==> flow/design.v <==
module HW3_FPMUL_754SP(Clk, St, FPmplier, FPmcand, Done, Ovf, Unf, FPproduct);
	input Clk, St;
	input [31:0] FPmplier, FPmcand;
	output reg [31:0] FPproduct;
	output reg Ovf, Unf, Done;
	wire [47:0] mult_out;
	wire [8:0] expo_out;		 
	reg [22:0] F;
	reg [8:0] E, E_biased;
	reg S;
	reg [1:0] state;
	initial begin
		FPproduct = 32'b0;
		E = 9'b0;
		E_biased = 9'b0;
		S = 1'b0;
		state = 2'b0;
	end
	assign mult_out = ({1'b1, FPmplier[22:0]}) * ({1'b1, FPmcand[22:0]});
	assign expo_out = (FPmplier[30:23] - 8'd127) + (FPmcand[30:23] - 8'd127);
	always @ (posedge Clk)	begin
		Done = 1'b0;
		Ovf = 1'b0;
		Unf = 1'b0;
		case(state)
			0: begin
				if(St == 1'b0)
					state <= 2'b00;					
				else
					state <= 2'b01;
			end
			1: begin
				state <= 2'b10;
				S <= FPmplier[31] ^ FPmcand[31];
				if(FPmplier == 32'b0 || FPmcand == 32'b0) begin
					E <= 9'b0;
					E_biased <= 9'b0;
					F <= mult_out[45:23];					
				end
				else if(mult_out[47] == 1'b1) begin
					E <= expo_out + 9'b1;
					E_biased <= expo_out + 9'd128;
					F <= mult_out[46:24];
				end	
				else begin
					E <= expo_out;
					E_biased <= expo_out + 9'd127;
					F <= expo_out[45:23];
				end
			end
			2: begin
				state <= 2'b0;
				Done <= 1'b1;
				if(E_biased > 8'b11111110)
					Ovf = 1'b1;
				if(E_biased < 8'b00000001)
					Unf = 1'b1;
				FPproduct <= {S, E_biased[7:0], F};
			end
			default: begin
				if(St == 1'b0)
					state <= 2'b00;					
				else
					state <= 2'b01;
			end
		endcase
	end 
endmodule
# Reports on HW3_FPMUL_754SP
# The steps from the RTL of HW3_FPMUL_754SP to its reports follow in flow order.
# Line numbers count from 1 in the design file above.
# Operators: Yosys type, input widths -> output width; for muxes data width and select width s.
# Library cell names are shortened.
# A cell with - has no value.
dict set report inputs {
  top {HW3_FPMUL_754SP}
  clock_port {Clk}
  cell_library {sky130hd}
  lib_corner {tt_025C_1v80}
}

# Word level
# Yosys after proc, flatten, opt, wreduce and memory -nomap, before mapping. Memory bits, and registers merged into a memory's read port (data or address), are not among the register bits. Print and check cells are not counted. Equal cells are merged and count once.
dict set report word_totals {
  out_inout_bits 35
  word_cells 30
  regBits 70
}
dict set report classes {
  n_logic 1
  mux 8
  cmp 2
  n_addsub 5
  equal 2
  reduce_and_logical 3
  mul 1
}
# operator n
set ops {}
lappend ops {{$mul 24x24->48} 1}
lappend ops {{$logic_not 32->1} 2}
lappend ops {{$mux 23} 2}
lappend ops {{$sub 8x7->9 const B} 2}
lappend ops {{$lt 9x1->1 const B} 1}
lappend ops {{$add 9x7->9 const B} 1}
lappend ops {{$add 9x8->9 const B} 1}
lappend ops {{$gt 9x8->1 const B} 1}
lappend ops {{$add 9x9->9} 1}
lappend ops {{$mux 9} 1}
lappend ops {{$pmux 2 s2} 1}
lappend ops {{$mux 1} 4}
lappend ops {{$eq 2x1->1 const B} 1}
lappend ops {{$eq 2x2->1 const B} 1}
lappend ops {{$xor 1x1->1} 1}
lappend ops {{$logic_or 1x1->1} 1}

# Logic depth
# Depth = most cells in a row (Yosys ltp): at word level without a register or memory, in the mapped netlist without a sequential cell, where the memories' decode and read muxes count.
dict set report depth {
  ltp_word 4
  abc_area 0
  depth_mapped 27
}

# After synthesis
# Source: synth_stat.txt of the flow (Yosys; design flattened, memories mapped). It holds for the ABC_AREA given above (unset counts as 0); a run with the other value may have another netlist.
dict set report mapped {
  stdcells 2311
  mapped_area_um2 21619.5
  ff_cells 70
  n_buf 102
}
# cell_type n
set by_type {}
lappend by_type {fa_1 482}
lappend by_type {ha_1 188}
lappend by_type {inv_1 594}
lappend by_type {edfxtp_1 65}
lappend by_type {and2_1 240}
lappend by_type {nand2_1 292}
lappend by_type {clkbuf_1 98}
lappend by_type {a21o_1 28}
lappend by_type {nor2_1 53}
lappend by_type {a21oi_1 39}
lappend by_type {xnor2_1 22}
lappend by_type {mux2_2 13}
lappend by_type {xor2_1 15}
lappend by_type {nor4_1 19}
lappend by_type {dfxtp_1 5}
lappend by_type {o21ai_0 19}
lappend by_type {nand3_1 15}
lappend by_type {nand4_1 12}
# Not listed: further types 49, cells in them 112.

# Worst setup path after synthesis
# Path of least setup slack by OpenSTA after synthesis, without wires, with an ideal clock, recovery checks aside; 20% of the period is set as input and as output delay. Where synthesis merged equal registers, the netlist keeps one of their names.
dict set report synth_timing {
  path_type {input -> register}
  start {input port FPmcand[12]}
  end {register F[20]}
  delay_ns 6.490
  arrival_ns 7.867
  setup_time_ns 0.273
  launch_ns 1.650
  stages 26
  slack_ns 0.110
  tclk_ns 8.25
  in_delay_ns 1.650
  synth_period_reached_ns 8.14
}
# "delay_ns" = arrival - input delay + setup time.
# "stages" counts driving pins, that of a launching flip-flop among them; a cell with two outputs on the path counts twice.
# "synth_period_reached_ns" = period - worst setup slack (recovery checks aside). The figure is calculated, with input and output delays left at 20% of the set period.
# The rows between start and end are the longest chain of elaborated cells between them; the timing report does not say that the signal goes this way. Where chains are equally long, one stands for them.
# A line is the first line of the expression or statement that the cell stems from. Yosys adds cells for indexed reads and writes and turns some case tables into memories.
# A register here has more assigning lines than the two given.
dict set report synth_via {
  cell_sequence {clkbuf_1 > clkbuf_1 > nand2_1 > fa_1 > inv_1 > fa_1 > inv_1 > fa_1 > inv_1 > fa_1 > fa_1 > fa_1 > inv_1 > fa_1 > inv_1 > ha_1 > buf_2 > a21o_1 > a21oi_1 > o21ai_0 > a41oi_1 > a2bb2oi_1 > nand3b_1 > a311o_1 > xnor2_1 > mux2i_1}
  elab_chain_cells 3
  cone_cells 5
  cone_classes {mul (1); mux (2); reduce/logical (2)}
}
# item line
set synth_rtl {}
lappend synth_rtl {{start, declared} 3} ;# input [31:0] FPmplier, FPmcand;
lappend synth_rtl {{$mul 24x24->48} 19} ;# assign mult_out = ({1'b1, FPmplier[22:0]}) * ({1'b1, FPmcand[22:0]});
lappend synth_rtl {{$mux 23} 40} ;# else if(mult_out[47] == 1'b1) begin
lappend synth_rtl {{$mux 23} 35} ;# if(FPmplier == 32'b0 || FPmcand == 32'b0) begin
lappend synth_rtl {{end, assigned} 38} ;# F <= mult_out[45:23];
lappend synth_rtl {{end, assigned} 43} ;# F <= mult_out[46:24];
lappend synth_rtl {{end, declared} 8} ;# reg [22:0] F;

# Below are 2 stored runs of the flow (Yosys, OpenROAD; platform sky130hd) on HW3_FPMUL_754SP, each with its settings, unordered. Constraints: input delay and output delay 20% of the set period each, output load 0.01 pF.
run="flow run A" settings period_ns=7.77 CORE_UTILIZATION=66 SETUP_SLACK_MARGIN=0.78 PLACE_DENSITY=0.4 CORE_MARGIN=10 CELL_PAD_IN_SITES_GLOBAL_PLACEMENT=2 CTS_CLUSTER_SIZE=72 CTS_CLUSTER_DIAMETER=369 CAP_MARGIN=40 MAX_ROUTING_LAYER="met5" SLEW_MARGIN=20
run="flow run A" outcome="stopped before the end: placement reported GPL-0301"
run="flow run B" settings period_ns=8.15 CORE_UTILIZATION=58 SETUP_SLACK_MARGIN=1.2 PLACE_DENSITY_LB_ADDON=0.19 CELL_PAD_IN_SITES_DETAIL_PLACEMENT=1 TNS_END_PERCENT=85 CAP_MARGIN=20 CORE_MARGIN=2 SLEW_MARGIN=20
run="flow run B" outcome="stopped before the end: clock tree synthesis reported DPL-0033"
